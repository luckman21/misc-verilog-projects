==> flow/design.v <==
module Lab4(input [3:0] SW, input reset, input sys_clk, output [6:0] HEX1, output [6:0] HEX0);
int stale5  = 0;
int stale10 = 0;
int stale20 = 0;
reg SDCtrl = 0;
reg [6:0] timer = 7'd0;
reg [3:0] time1 = 4'd0;
reg [3:0] time0 = 4'd0;
reg [1:0] second = 2'd0;
reg [31:0] count = 32'd0;
parameter D = 25000000;
assign HEX1[0] = (time1 == 1 || time1 == 4) || SDCtrl;
assign HEX1[1] = (time1 == 5 || time1 == 6) || SDCtrl;
assign HEX1[2] = (time1 == 2) || SDCtrl;
assign HEX1[3] = (time1 == 1 || time1 == 4 || time1 == 7) || SDCtrl;
assign HEX1[4] = ~(time1 == 0 || time1 == 2 || time1 == 6 || time1 == 8) || SDCtrl;
assign HEX1[5] = (time1 == 1 || time1 == 2 || time1 == 3 || time1 == 7) || SDCtrl;
assign HEX1[6] = (time1 == 0 || time1 == 1 || time1 == 7) || SDCtrl;
assign HEX0[0] = (time0 == 1 || time0 == 4) || SDCtrl;
assign HEX0[1] = (time0 == 5 || time0 == 6) || SDCtrl;
assign HEX0[2] = (time0 == 2) || SDCtrl;
assign HEX0[3] = (time0 == 1 || time0 == 4 || time0 == 7) || SDCtrl;
assign HEX0[4] = ~(time0 == 0 || time0 == 2 || time0 == 6 || time0 == 8) || SDCtrl;
assign HEX0[5] = (time0 == 1 || time0 == 2 || time0 == 3 || time0 == 7) || SDCtrl;
assign HEX0[6] = (time0 == 0 || time0 == 1 || time0 == 7) || SDCtrl;
always @ (posedge sys_clk) begin
	if (!reset) begin
		timer = 7'd0;
		time1 = 4'd0;
		time0 = 4'd0;
		stale5  = 0;
		stale10 = 0;
		stale20 = 0;
		count = 0;
		SDCtrl = 0;
	end
	if (timer == 0) begin
			SDCtrl = 0;
	end
	if (SW[3] || timer > 0) begin
		if (count < (D + D)) begin
			count = count + 32'd1;
		end
		else begin
			count = 0;
		end
		if ((count == D + D - 1) && (timer > 0)) begin
			timer = timer - 1;
			if (time0 == 0) begin
				time1 = time1 - 1;
				time0 = 9;
			end
			else begin
				time0 = time0 - 1;
			end
		end
		if ((timer <= 10) && (count == D || count == D + D - 1)) begin
			SDCtrl = ~SDCtrl;
		end
	end
	if ((SW[2] && (stale20 == 0) && ((timer + 20) > 99)) || (SW[1] && (stale10 == 0) && ((timer + 10) > 99)) || (SW[0] && (stale5 == 0) && ((timer + 5) > 99))) begin
		time1 = 9;
		time0 = 9;
		timer = 99;
	end
	if (SW[2] && (stale20 == 0) && ((timer + 20) <= 99)) begin
		time1 = time1 + 2;
		timer = timer + 20;
		stale20 = 1;
	end
	if (SW[1] && (stale10 == 0) && ((timer + 10) <= 99)) begin
		time1 = time1 + 1;
		timer = timer + 10;
		stale10 = 1;
	end
	if (SW[0] && (stale5 == 0) && ((timer + 5) <= 99)) begin
		if (time0 == 5) begin
			time1 = time1 + 1;
			time0 = 0;
		end
		else begin
			time0 = time0 + 5;
		end
		timer = timer + 5;
		stale5 = 1;
	end
	if (~SW[2]) begin
		stale20 = 0;
	end
	if (~SW[1]) begin
		stale10 = 0;
	end
	if (~SW[0]) begin
		stale5 = 0;
	end
end
endmodule
---- Step by step through the tools: Lab4 ----
Tool output for the design above, in the order of the flow.
Lines are those of the file above, counted from 1.
Operators carry their Yosys type and port widths (W data, S select, Z words).
Library cell names are shortened.
Not given: n/a
design
  design top .............................. Lab4
  clock ................................... sys_clk
  cell library ............................ sky130hd
  timing corner ........................... tt_025C_1v80

---- Word-level counts ----
Counts by Yosys on the flattened word-level netlist (proc, flatten, opt, wreduce; memories kept). Register bits leave out memories and registers merged into their read ports (data or address); mux counts leave out enables and synchronous resets folded into registers. Print and check cells are left out. Cells with the same type and inputs are merged into one.
word-level totals
  cells after elaboration ................. 158
  memories kept ........................... 0
  latch bits .............................. 0
  bits of input ports ..................... 6
  memory bits (read-only) ................. 0
  output and inout port bits .............. 14
  word width x clocked read ports ......... 0
  register bits after elaboration ......... 144
  bits in writable memories ............... 0
cells by class
  multiply operators ...................... 0
  shift-type cells ........................ 0
  multiplexer cells ....................... 38
  bitwise gates (word level) .............. 6
  order comparisons ....................... 9
  divide/modulo/power cells ............... 0
  add/subtract/negate cells ............... 14
  reductions and logical operators ........ 61
  equal/unequal tests ..................... 19
operators by type and width
  kind                     count
  $mux W32                 7
  $le A32 B7 Y1 const B    3
  $logic_not A32 Y1        3
  $mux W4                  16
  $mux W7                  8
  $logic_or A1 B1 Y1       40
  $eq A4 B3 Y1 const B     9
  $add A32 B1 Y32 const B  1
  $eq A32 B25 Y1 const B   1
  $lt A32 B26 Y1 const B   1
  $eq A32 B26 Y1 const B   1
  $gt A8 B7 Y1 const B     3
  $eq A4 B2 Y1 const B     4
  $add A7 B3 Y8 const B    2
  $add A7 B4 Y8 const B    2
  $add A7 B5 Y8 const B    2
  $logic_not A4 Y1         3
  $logic_and A1 B1 Y1      11
  $add A4 B1 Y4 const B    2
  $sub A4 B1 Y4 const B    2
  $eq A4 B1 Y1 const B     2
  $eq A4 B4 Y1 const B     2
  $sub A7 B1 Y7 const B    1
  $gt A7 B1 Y1 const B     1
  $le A7 B4 Y1 const B     1
  $logic_not A7 Y1         1
  $mux W1                  7
  $not A1 Y1               6
Not listed: further kinds 3, cells in them 5.

---- Logic depth ----
Longest topological path by Yosys (ltp), each cell counted once; first at word level (registers and memories cut), then after technology mapping (sequential cells cut; the memories' decode and read muxes count).
depth
  depth after elaboration ................. 27
  ABC_AREA ................................ 0
  depth in mapped cells ................... 53
  mapped depth without buffers ............ 41

---- Netlist ----
Source: synth_stat.txt of the flow (Yosys; design flattened, memories mapped). It holds for the ABC_AREA given above (unset counts as 0); a run with the other value may have another netlist.
cell types
  cell      count  area in all (um2)
  dfxtp_1   144    2.88E+03
  and2_1    75     469.2
  nand2_1   109    409.142
  and4_1    41     359.094
  nor4_1    41     256.496
  o21ai_0   51     255.245
  nor2_1    66     247.738
  nand3_1   44     220.211
  xnor2_1   25     218.96
  clkbuf_1  46     172.666
  xor2_1    19     166.41
  ha_1      13     162.656
  a21oi_1   32     160.154
  nor3_1    30     150.144
  nand4_1   21     131.376
  mux2i_1   13     130.125
  and3_1    15     93.84
  a21o_1    12     90.086
Other cell types: 68; their cells: 205.
synthesis totals
  mapped area ............................. 8,185.4 um2
  cells in the netlist .................... 1,002
  sequential part of the area ............. 2,882.8 um2
  mapped flip-flops ....................... 144

---- Worst setup path after synthesis ----
OpenSTA on the mapped netlist: ideal clock, no wires. The path of least setup slack (recovery checks aside). Input and output delay are each 20% of the period. Register names are those of the netlist, which keeps one name where synthesis merged equal registers.
timing path after synthesis
  path type ............................... in2reg
  from .................................... input port reset
  to ...................................... register timer[1]
  data required time ...................... 22.977 ns
  slack ................................... 7.506 ns
  delay of the path ....................... 10.974 ns
  clock period ............................ 23.1 ns
  launch time at the first pin ............ 4.620 ns
  driving pins on the path ................ 51
  external input delay .................... 4.620 ns
  library setup time ...................... 0.123 ns
  data arrival time ....................... 15.471 ns
  synthesis period reached ................ 15.594 ns
"delay of the path" is the arrival time less input delay plus setup time.
"driving pins on the path": output pins that drive a net of the path, with the launching flip-flop's if there is one; two outputs of one cell count as two.
"synthesis period reached" = period - worst setup slack (recovery checks aside). The figure is calculated, with input and output delays left at 20% of the set period.
Between the ends stands the longest chain of elaborated cells between them, by number of cells; it is not shown to be the way that was timed. Of several equally long chains one is given.
A line is the first line of the expression or statement that the cell stems from. Yosys adds cells for indexed reads and writes and turns some case tables into memories.
At most two assigning lines are given for a register; there are more.
between the ends, after synthesis
  cell sequence ........................... clkbuf_1 -> clkbuf_1 -> clkbuf_1 -> clkbuf_1 -> clkbuf_1 -> buf_1 -> clkbuf_1 -> and2_1 -> ha_1 -> clkbuf_1 -> nand3_1 -> nor2_1 -> nand3_1 -> xor2_1 -> or3_1 -> nor4_4 -> nand4_1 -> xnor2_1 -> (+15 left out) -> nand2_2 -> xnor2_1 -> ha_1 -> o21ai_0 -> and2_0 -> nor4_1 -> o32ai_1 -> and2_1 -> and4_1 -> clkbuf_2 -> nor2_1 -> xnor2_1 -> ha_1 -> o32a_1 -> a32oi_1 -> nand2b_1 -> buf_6 -> mux2_1
  length of the longest elaborated chain .. 27
  elaborated cells between the ends (all ways) .. 47
ends and longest elaborated chain, after synthesis
  element              line  text
  start, declared      1     module Lab4(input [3:0] SW, input reset, input sys_clk, output [6:0] HEX1, output [6:0] HEX0);
  $mux W32             27    if (!reset) begin
  $add A32 B1 Y32      42    count = count + 32'd1;
  $mux W32             41    if (count < (D + D)) begin
  $mux W32             40    if (SW[3] || timer > 0) begin
  $eq A32 B26 Y1       47    if ((count == D + D - 1) && (timer > 0)) begin
  $logic_and A1 B1 Y1  47
  $mux W7              47
  (+13 left out)       n/a
  $le A32 B7 Y1        71    if (SW[1] && (stale10 == 0) && ((timer + 10) <= 99)) begin
  $logic_and A1 B1 Y1  71
  $mux W7              71
  $add A7 B3 Y8        76    if (SW[0] && (stale5 == 0) && ((timer + 5) <= 99)) begin
  $le A32 B7 Y1        76
  $logic_and A1 B1 Y1  76
  $mux W7              76
  end, assigned        68    timer = timer + 20;
  end, assigned        73    timer = timer + 10;
  end, declared        6     reg [6:0] timer = 7'd0;

---- Timing after layout ----
Path of least setup slack in the final report of stored run 1 (OpenROAD, finished layout, wires in). Where an end is a register, its clock arrival counts in the times.
timing path post-layout
  path type ............................... in2reg
  from .................................... input port reset
  to ...................................... register timer[1]
  clock period ............................ 18.4 ns
  data required time ...................... 18.74 ns
  data arrival time ....................... 16.58 ns
  driving pins on the path ................ 40
  external input delay .................... 3.68 ns
  launch time at the first pin ............ 3.68 ns
  slack ................................... 2.17 ns
  library setup time ...................... 0.11 ns
Between the ends stands the longest chain of elaborated cells between them, by number of cells; it is not shown to be the way that was timed. Of several equally long chains one is given.
At most two assigning lines are given for a register; there are more.
between the ends, post-layout
  cell sequence ........................... buf_4 -> nand2_1 -> inv_1 -> ha_1 -> nand4_1 -> or4_1 -> nor3b_1 -> a311oi_1 -> or4_4 -> nor4_4 -> nand4_4 -> o21ai_0 -> ha_1 -> or2_2 -> o21ai_0 -> a21oi_1 -> or4_1 -> nor3_1 -> (+4 left out) -> o31ai_1 -> o2bb2ai_2 -> nand2_2 -> xnor2_1 -> ha_1 -> o21ai_0 -> and2_0 -> nor4_1 -> o32ai_1 -> and2_1 -> and4_1 -> nor2_1 -> xnor2_1 -> ha_1 -> o32a_1 -> a32oi_1 -> nand2b_2 -> mux2_1
  length of the longest elaborated chain .. 27
  elaborated cells between the ends (all ways) .. 47
ends and longest elaborated chain, post-layout
  element              line  text
  start, declared      1     module Lab4(input [3:0] SW, input reset, input sys_clk, output [6:0] HEX1, output [6:0] HEX0);
  $mux W32             27    if (!reset) begin
  $add A32 B1 Y32      42    count = count + 32'd1;
  $mux W32             41    if (count < (D + D)) begin
  $mux W32             40    if (SW[3] || timer > 0) begin
  $eq A32 B26 Y1       47    if ((count == D + D - 1) && (timer > 0)) begin
  $logic_and A1 B1 Y1  47
  $mux W7              47
  (+13 left out)       n/a
  $le A32 B7 Y1        71    if (SW[1] && (stale10 == 0) && ((timer + 10) <= 99)) begin
  $logic_and A1 B1 Y1  71
  $mux W7              71
  $add A7 B3 Y8        76    if (SW[0] && (stale5 == 0) && ((timer + 5) <= 99)) begin
  $le A32 B7 Y1        76
  $logic_and A1 B1 Y1  76
  $mux W7              76
  end, assigned        68    timer = timer + 20;
  end, assigned        73    timer = timer + 10;
  end, declared        6     reg [6:0] timer = 7'd0;

Record of 2 stored runs of the RTL-to-layout flow on Lab4, platform sky130hd. The runs are unordered. Constraints: input delay and output delay 20% of the set period each, output load 0.01 pF.
"clock period achieved" means the clock period less the worst setup slack. The figure is calculated, with input and output delays left at 20% of the set period.
"time of the worst setup path" is the time allowed to the run's worst setup path (the clock period less input and output delay, where it has them) less its slack. Clock arrival times count: a late capture clock shortens it, a late launch clock lengthens it.
"total power of the final layout": no workload was simulated; the value follows from the tool's default switching activity.

======== stored run 1 ========
==> flow/run.sh <==
#!/bin/bash
# the make line also repeats the synthesis and layout settings of config.mk as NAME=value (left out here)
make -C /OpenROAD-flow-scripts/flow DESIGN_CONFIG=/design/flow/config.mk WORK_HOME=/design/flow/orfs CLKGATE_MAP_FILE= finish
==> flow/config.mk <==
export PLATFORM = sky130hd
export DESIGN_NAME = Lab4
export DESIGN_NICKNAME = Lab4
export VERILOG_FILES = /design/flow/design.v
export SDC_FILE = /design/flow/constraint.sdc
export NUM_CORES = 4
export LEC_CHECK = 0
export CAP_MARGIN = 20
export CELL_PAD_IN_SITES_DETAIL_PLACEMENT = 2
export CORE_MARGIN = 2
export CORE_UTILIZATION = 32
export CTS_CLUSTER_DIAMETER = 199
export MAX_ROUTING_LAYER = met4
export PLACE_DENSITY_LB_ADDON = 0.26
export SETUP_SLACK_MARGIN = -0.52
export SLEW_MARGIN = 20
==> flow/constraint.sdc <==
create_clock -name core_clock -period 18.4 [get_ports {sys_clk}]
set_input_delay 3.6800 -clock core_clock [delete_from_list [all_inputs] [get_ports {sys_clk}]]
set_output_delay 3.6800 -clock core_clock [all_outputs]
set_load 0.01 [all_outputs]

-------- measured, stored run 1 --------
  total power of the final layout ......... 1,237 uW
  worst hold slack in the final report .... 0.464 ns
  std-cell area (final layout) ............ 9,146.3 um2
  post-route setup TNS .................... 0.000 ns
  clock period achieved ................... 16.234 ns
  time of the worst setup path ............ 12.55 ns
  critical path kind ...................... in2reg
  die size ................................ 26,874.7 um2
  utilization of the finished layout ...... 36.3%
  worst setup slack after layout .......... 2.166 ns
  chip area in the Yosys report ........... 8,185.4 um2

======== stored run 2 ========
==> flow/run.sh <==
#!/bin/bash
# the make line also repeats the synthesis and layout settings of config.mk as NAME=value (left out here)
make -C /OpenROAD-flow-scripts/flow DESIGN_CONFIG=/design/flow/config.mk WORK_HOME=/design/flow/orfs CLKGATE_MAP_FILE= finish
==> flow/config.mk <==
export PLATFORM = sky130hd
export DESIGN_NAME = Lab4
export DESIGN_NICKNAME = Lab4
export VERILOG_FILES = /design/flow/design.v
export SDC_FILE = /design/flow/constraint.sdc
export NUM_CORES = 4
export LEC_CHECK = 0
export ABC_AREA = 1
export CAP_MARGIN = 20
export CELL_PAD_IN_SITES_DETAIL_PLACEMENT = 0
export CORE_ASPECT_RATIO = 0.81
export CORE_MARGIN = 2
export CORE_UTILIZATION = 17
export GPL_TIMING_DRIVEN = 0
export PLACE_DENSITY_LB_ADDON = 0.18
export SETUP_SLACK_MARGIN = 0.47
export SLEW_MARGIN = 20
export TNS_END_PERCENT = 60
==> flow/constraint.sdc <==
create_clock -name core_clock -period 20.5 [get_ports {sys_clk}]
set_input_delay 4.1000 -clock core_clock [delete_from_list [all_inputs] [get_ports {sys_clk}]]
set_output_delay 4.1000 -clock core_clock [all_outputs]
set_load 0.01 [all_outputs]

-------- measured, stored run 2 --------
  total power of the final layout ......... 1,140 uW
  worst hold slack in the final report .... 0.441 ns
  std-cell area (final layout) ............ 10,118.5 um2
  post-route setup TNS .................... 0.000 ns
  clock period achieved ................... 13.978 ns
  time of the worst setup path ............ 9.88 ns
  critical path kind ...................... in2reg
  die size ................................ 52,036.2 um2
  utilization of the finished layout ...... 20.5%
  worst setup slack after layout .......... 6.522 ns
  chip area in the Yosys report ........... 8,536.9 um2

==> flow/design.v <==
module Lab5(input sys_clk, input [5:0] num, input [1:0] op, input do_op, input reset, output [6:0] HEX1, output [6:0] HEX0);
int top = 0;
int bottom = 0;
reg [5:0] stack[0:15]; 
reg [5:0] current = 6'b0;
reg stale = 1'b0;
reg [22:0] count = 23'd0;
parameter D = 5000000;
assign HEX1[0] = ((current >= 6'd10 && current < 6'd20) || (current >= 6'd40 && current < 6'd50));
assign HEX1[1] = (current >= 6'd50);
assign HEX1[2] = (current >= 6'd20 && current < 6'd30);
assign HEX1[3] = ((current >= 6'd10 && current < 6'd20) || (current >= 6'd40 && current < 6'd50));
assign HEX1[4] = ((current >= 6'd10 && current < 6'd20) || (current >= 6'd30 && current < 6'd60));
assign HEX1[5] = (current >= 6'd10 && current < 6'd40);
assign HEX1[6] = (current >= 6'd0 && current < 6'd20);
assign HEX0[0] = (current % 6'd10 == 1 || current % 6'd10 == 4);
assign HEX0[1] = (current % 6'd10 == 5 || current % 6'd10 == 6);
assign HEX0[2] = (current % 6'd10 == 2);
assign HEX0[3] = (current % 6'd10 == 1 || current % 6'd10 == 4 || current % 6'd10 == 7);
assign HEX0[4] = ~(current % 6'd10 == 0 || current % 6'd10 == 2 || current % 6'd10 == 6 || current % 6'd10 == 8);
assign HEX0[5] = (current % 6'd10 == 1 || current % 6'd10 == 2 || current % 6'd10 == 3 || current % 6'd10 == 7);
assign HEX0[6] = (current % 6'd10 == 0 || current % 6'd10 == 1 || current % 6'd10 == 7);
always @ (posedge sys_clk) begin
	if (!reset) begin
		for (int i = 0; i < 6; i++) begin
			for (int j = 0; j < 16; j++) begin
				stack[i][j] <= 6'b0;
			end
		end
		current <= 0;
		top <= 0;
		stale <= 0;
		count <= 0;
	end
	else if (stale) begin
		if (count == D) begin
			stale <= 0;
			count <= 0;
		end
		else begin
			count <= count + 1;
		end
	end
	else if (!do_op && !stale) begin
		stale <= 1;
		if (op[1] == 1'b1 && op[0] == 1'b0 && top < 15) begin
			stack[5][top] <= num[5];
			stack[4][top] <= num[4];
			stack[3][top] <= num[3];
			stack[2][top] <= num[2];
			stack[1][top] <= num[1];
			stack[0][top] <= num[0];
			current <= (32 * num[5]) + (16 * num[4]) + (8 * num[3]) + (4 * num[2]) + (2 * num[1]) + (1 * num[0]);
			top = top + 1;
		end
		else if (op[1] == 1'b0 && op[0] == 1'b1) begin
			if (top > 0) begin
				top = top - 1;
			end
			stack[5][top] <= 0;
			stack[4][top] <= 0;
			stack[3][top] <= 0;
			stack[2][top] <= 0;
			stack[1][top] <= 0;
			stack[0][top] <= 0;
			current <= (32 * stack[5][top]) + (16 * stack[4][top]) + (8 * stack[3][top]) + (4 * stack[2][top]) + (2 * stack[1][top]) + (1 * stack[0][top]);
		end
	end
end
endmodule
======== Step by step through the tools: Lab5 ========
What the tools print for Lab5, step after step.
Lines are those of the file above, counted from 1.
Not given: -
design
  top module .............................. Lab5
  clock input ............................. sys_clk
  standard-cell library ................... sky130hd
  library corner .......................... tt_025C_1v80

======== Elaborated design ========
Source: Yosys, flattened and elaborated. Widths are those after wreduce. Registers that Yosys merges into a memory's read port (data or address) are not register bits. Print and check cells do not count. Equal cells are merged and count once.
bit counts
  register bits ........................... 98
  bits of input ports ..................... 11
  output and inout bits ................... 14
  cells after elaboration ................. 147
cells by class
  add/subtract/negate cells ............... 15
  div/mod/pow operators ................... 1
  $lt $le $gt $ge ......................... 13
  eq/ne operators ......................... 9
  shift-type cells ........................ 15
  multiplexer cells ....................... 26
  bitwise operators ....................... 30
  reductions and logical operators ........ 28
operators by type and width
  operator                                                                count
  32-bit 2-to-1 mux                                                       8
  1-bit by 33-bit variable shift with 6-bit output                        6
  6-bit by 32-bit indexed select with 1-bit output                        6
  32-bit by 3-bit == test with 1-bit output with constant B               4
  6-bit by 4-bit remainder unit with 32-bit output with constant B        1
  1-bit by 33-bit variable shift with 6-bit output with constant A        3
  6-bit 2-to-1 mux                                                        14
  6-bit AND                                                               12
  6-bit OR                                                                12
  32-bit negator with 33-bit output                                       2
  32-bit by 2-bit == test with 1-bit output with constant B               2
  32-bit by 1-bit > comparator with 1-bit output with constant B          1
  32-bit by 1-bit == test with 1-bit output with constant B               1
  32-bit by 2-bit adder with 32-bit output with constant B                1
  32-bit by 2-bit subtractor with 32-bit output with constant B           1
  32-bit by 4-bit == test with 1-bit output with constant B               1
  32-bit by 5-bit less-than comparator with 1-bit output with constant B  1
  32-bit zero test                                                        1
  23-bit by 1-bit adder with 23-bit output with constant B                1
  23-bit == test with constant B                                          1
  23-bit 2-to-1 mux                                                       1
  6-bit less-than comparator with constant B                              3
  1-bit logical OR                                                        13
  6-bit by 1-bit adder with 6-bit output                                  2
  6-bit by 2-bit adder with 6-bit output                                  2
  6-bit by 3-bit adder with 6-bit output                                  2
  6-bit by 4-bit adder with 6-bit output                                  2
  6-bit by 5-bit adder with 6-bit output                                  2
Not listed: further kinds 12, cells in them 31.

======== Logic depth ========
Yosys ltp: most cells in a row. Word level: on the elaborated netlist, between registers, memories and ports. Mapped: between sequential cells and ports; inverters and the memories' decode and read muxes count.
logic depth
  depth after elaboration ................. 15
  ABC_AREA ................................ 0
  depth in mapped cells ................... 29
  gate-level depth less buffers ........... 20

======== Synthesis result ========
Yosys stat after the flow's synthesis: flattened, memories mapped to cells. It holds for the ABC_AREA given above (unset counts as 0); a run with the other value may have another netlist.
cell types
  type                       count  total area (um^2)
  sky130_fd_sc_hd__dfxtp_1   98     1.96E+03
  sky130_fd_sc_hd__xnor2_1   60     525.504
  sky130_fd_sc_hd__nor2_1    131    491.722
  sky130_fd_sc_hd__nand2_1   130    487.968
  sky130_fd_sc_hd__a21oi_1   86     430.413
  sky130_fd_sc_hd__o21ai_0   78     390.374
  sky130_fd_sc_hd__xor2_1    36     315.302
  sky130_fd_sc_hd__nand3_1   61     305.293
  sky130_fd_sc_hd__clkbuf_1  81     304.042
  sky130_fd_sc_hd__nor3_1    58     290.278
  sky130_fd_sc_hd__nand4_1   30     187.68
  sky130_fd_sc_hd__ha_1      14     175.168
  sky130_fd_sc_hd__nor4_1    28     175.168
  sky130_fd_sc_hd__a211oi_1  21     157.651
  sky130_fd_sc_hd__or3_1     25     156.4
  sky130_fd_sc_hd__inv_1     37     138.883
  sky130_fd_sc_hd__or4_1     17     127.622
  sky130_fd_sc_hd__a22o_1    13     113.859
Other cell types: 58; their cells: 288.
synthesis totals
  standard cells after synthesis .......... 1292
  mapped area ............................. 8997.4 um^2
  area of sequential cells ................ 1961.9 um^2
  mapped flip-flops ....................... 98
  buffer cells ............................ 99

======== Path before layout ========
Source: OpenSTA report_checks on the synthesized netlist (no wires, ideal clock, input and output delay 20% of the period each), path of least setup slack; recovery checks are left aside. Register names are those of the netlist, which keeps one name where synthesis merged equal registers.
timing path after synthesis
  path kind ............................... register to register
  start point ............................. register top[0]
  end point ............................... register stack[0][5]
  clock period ............................ 7.41 ns
  library setup time ...................... 0.117 ns
  launch time at the first pin ............ 0.000 ns
  data arrival time ....................... 5.613 ns
  required time ........................... 7.293 ns
  path slack .............................. 1.680 ns
  delay of the path ....................... 5.730 ns
  driving pins on the path ................ 28
  buffers on the path ..................... 7
  synthesis period reached ................ 5.73 ns
"delay of the path" = arrival - input delay + setup time.
"driving pins on the path": output pins that drive a net of the path, with the launching flip-flop's if there is one; two outputs of one cell count as two.
"synthesis period reached" = period - worst setup slack (recovery checks aside). The figure is calculated, with input and output delays left at 20% of the set period.
A register here has more assigning lines than the two given.
Where a signal picks the word or bit written, the line may be left out of the assigning lines.
on the way, after synthesis
  cells stage by stage .................... sky130_fd_sc_hd__dfxtp_1 sky130_fd_sc_hd__clkbuf_1 sky130_fd_sc_hd__clkbuf_1 sky130_fd_sc_hd__inv_1 sky130_fd_sc_hd__ha_1 sky130_fd_sc_hd__clkbuf_1 sky130_fd_sc_hd__nand3_1 sky130_fd_sc_hd__clkbuf_1 sky130_fd_sc_hd__nor3_1 sky130_fd_sc_hd__nand3_1 sky130_fd_sc_hd__ha_1 sky130_fd_sc_hd__buf_2 sky130_fd_sc_hd__clkbuf_1 sky130_fd_sc_hd__inv_1 sky130_fd_sc_hd__a21boi_1 sky130_fd_sc_hd__clkinv_1 sky130_fd_sc_hd__ha_1 sky130_fd_sc_hd__and4b_1 sky130_fd_sc_hd__o211ai_1 sky130_fd_sc_hd__nor3_1 sky130_fd_sc_hd__nand4b_1 sky130_fd_sc_hd__o31ai_1 sky130_fd_sc_hd__or4_1 sky130_fd_sc_hd__o31ai_1 sky130_fd_sc_hd__and4_1 sky130_fd_sc_hd__buf_4 sky130_fd_sc_hd__a31oi_4 sky130_fd_sc_hd__a22o_1
ends and longest elaborated chain, after synthesis
  what             RTL line  text
  start, declared  2         int top = 0;
  start, assigned  54        top = top + 1;
  start, assigned  58        top = top - 1;
  end, assigned    27        stack[i][j] <= 6'b0;
  end, declared    4         reg [5:0] stack[0:15];
Chain of elaborated cells between the ends: none given.

======== Path in the finished layout ========
From the final timing report of entry A: the path of least setup slack in the routed layout; clock arrival at registers is part of the times.
timing path post-layout
  path kind ............................... register to output
  start point ............................. register current[3]
  end point ............................... output port HEX0[0]
  clock period ............................ 6.15 ns
  output delay ............................ 1.23 ns
  launch time at the first pin ............ 0.35 ns
  data arrival time ....................... 4.54 ns
  required time ........................... 4.92 ns
  path slack .............................. 0.38 ns
  driving pins on the path ................ 18
  buffers on the path ..................... 1
The rows between start and end are the longest chain of elaborated cells between them; the timing report does not say that the signal goes this way. Where chains are equally long, one stands for them.
Each line given opens the expression or statement behind the cell; cells for indexed reads and writes are added by Yosys, which also makes memories of some case tables.
A register here has more assigning lines than the two given.
on the way, post-layout
  cells stage by stage .................... sky130_fd_sc_hd__dfxtp_1 sky130_fd_sc_hd__inv_1 sky130_fd_sc_hd__ha_1 sky130_fd_sc_hd__inv_1 sky130_fd_sc_hd__ha_1 sky130_fd_sc_hd__o21a_1 sky130_fd_sc_hd__or2_2 sky130_fd_sc_hd__a21oi_1 sky130_fd_sc_hd__nor2_1 sky130_fd_sc_hd__a21oi_1 sky130_fd_sc_hd__ha_1 sky130_fd_sc_hd__o21ai_0 sky130_fd_sc_hd__a211oi_1 sky130_fd_sc_hd__a31oi_1 sky130_fd_sc_hd__o221ai_1 sky130_fd_sc_hd__nand2b_1 sky130_fd_sc_hd__nor3_1 sky130_fd_sc_hd__clkdlybuf4s50_1
  length of the longest elaborated chain .. 3
  elaborated cells between the ends (all ways) .. 4
  classes of those cells .................. div: 1; eq/ne: 2; reduce/logical: 1
ends and longest elaborated chain, post-layout
  what                                              RTL line  text
  start, declared                                   5         reg [5:0] current = 6'b0;
  start, assigned                                   53        current <= (32 * num[5]) + (16 * num[4]) + (8 * num[3]) + (4 * num[2]) + (2 * num[1]) + (1 * num[0]);
  start, assigned                                   66        current <= (32 * stack[5][top]) + (16 * stack[4][top]) + (8 * stack[3][top]) + (4 * stack[2][top]) + (2 * stac ...
  6-bit by 4-bit remainder unit with 32-bit output  16        assign HEX0[0] = (current % 6'd10 == 1 || current % 6'd10 == 4);
  32-bit by 1-bit == test with 1-bit output         16
  1-bit logical OR                                  16
  end, declared                                     1         module Lab5(input sys_clk, input [5:0] num, input [1:0] op, input do_op, input reset, output [6:0] HEX1, outpu ...

Record of 2 stored runs of the RTL-to-layout flow on Lab5, platform sky130hd. The runs are unordered. Constraints: input delay and output delay 20% of the set period each, output load 0.01 pF.
"achieved clock period" = clock period - worst setup slack. The figure is calculated, with input and output delays left at 20% of the set period.
"time on the worst setup path" = time allowed to the worst setup path (clock period - input delay - output delay, where it has them) - its slack; a late launch clock adds to it, a late capture clock takes from it.

---- entry A ----
settings
  period_ns = 6.15
  CORE_UTILIZATION = 36
  CAP_MARGIN = 20
  CORE_MARGIN = 2
  SLEW_MARGIN = 20
results
  netlist area reported by Yosys .......... 8997.4 um^2
  die area ................................ 26273.2 um^2
  standard-cell area after layout ......... 10039.6 um^2
  final design utilization ................ 41.0%
  worst setup slack after layout .......... 0.381 ns
  total negative setup slack .............. 0.000 ns
  final worst hold slack .................. 0.475 ns
  achieved clock period ................... 5.769 ns
  time on the worst setup path ............ 4.54 ns
  critical path type ...................... register to output

---- entry B ----
settings
  period_ns = 5.97
  CORE_UTILIZATION = 16
  PLACE_DENSITY = 0.59
  CELL_PAD_IN_SITES_GLOBAL_PLACEMENT = 3
  CAP_MARGIN = 35
  MAX_ROUTING_LAYER = met4
  CORE_MARGIN = 2
  SLEW_MARGIN = 20
results
  netlist area reported by Yosys .......... 8997.4 um^2
  die area ................................ 58146.1 um^2
  standard-cell area after layout ......... 10725.3 um^2
  final design utilization ................ 19.4%
  worst setup slack after layout .......... 0.368 ns
  total negative setup slack .............. 0.000 ns
  final worst hold slack .................. 0.476 ns
  achieved clock period ................... 5.602 ns
  time on the worst setup path ............ 4.41 ns
  critical path type ...................... register to output
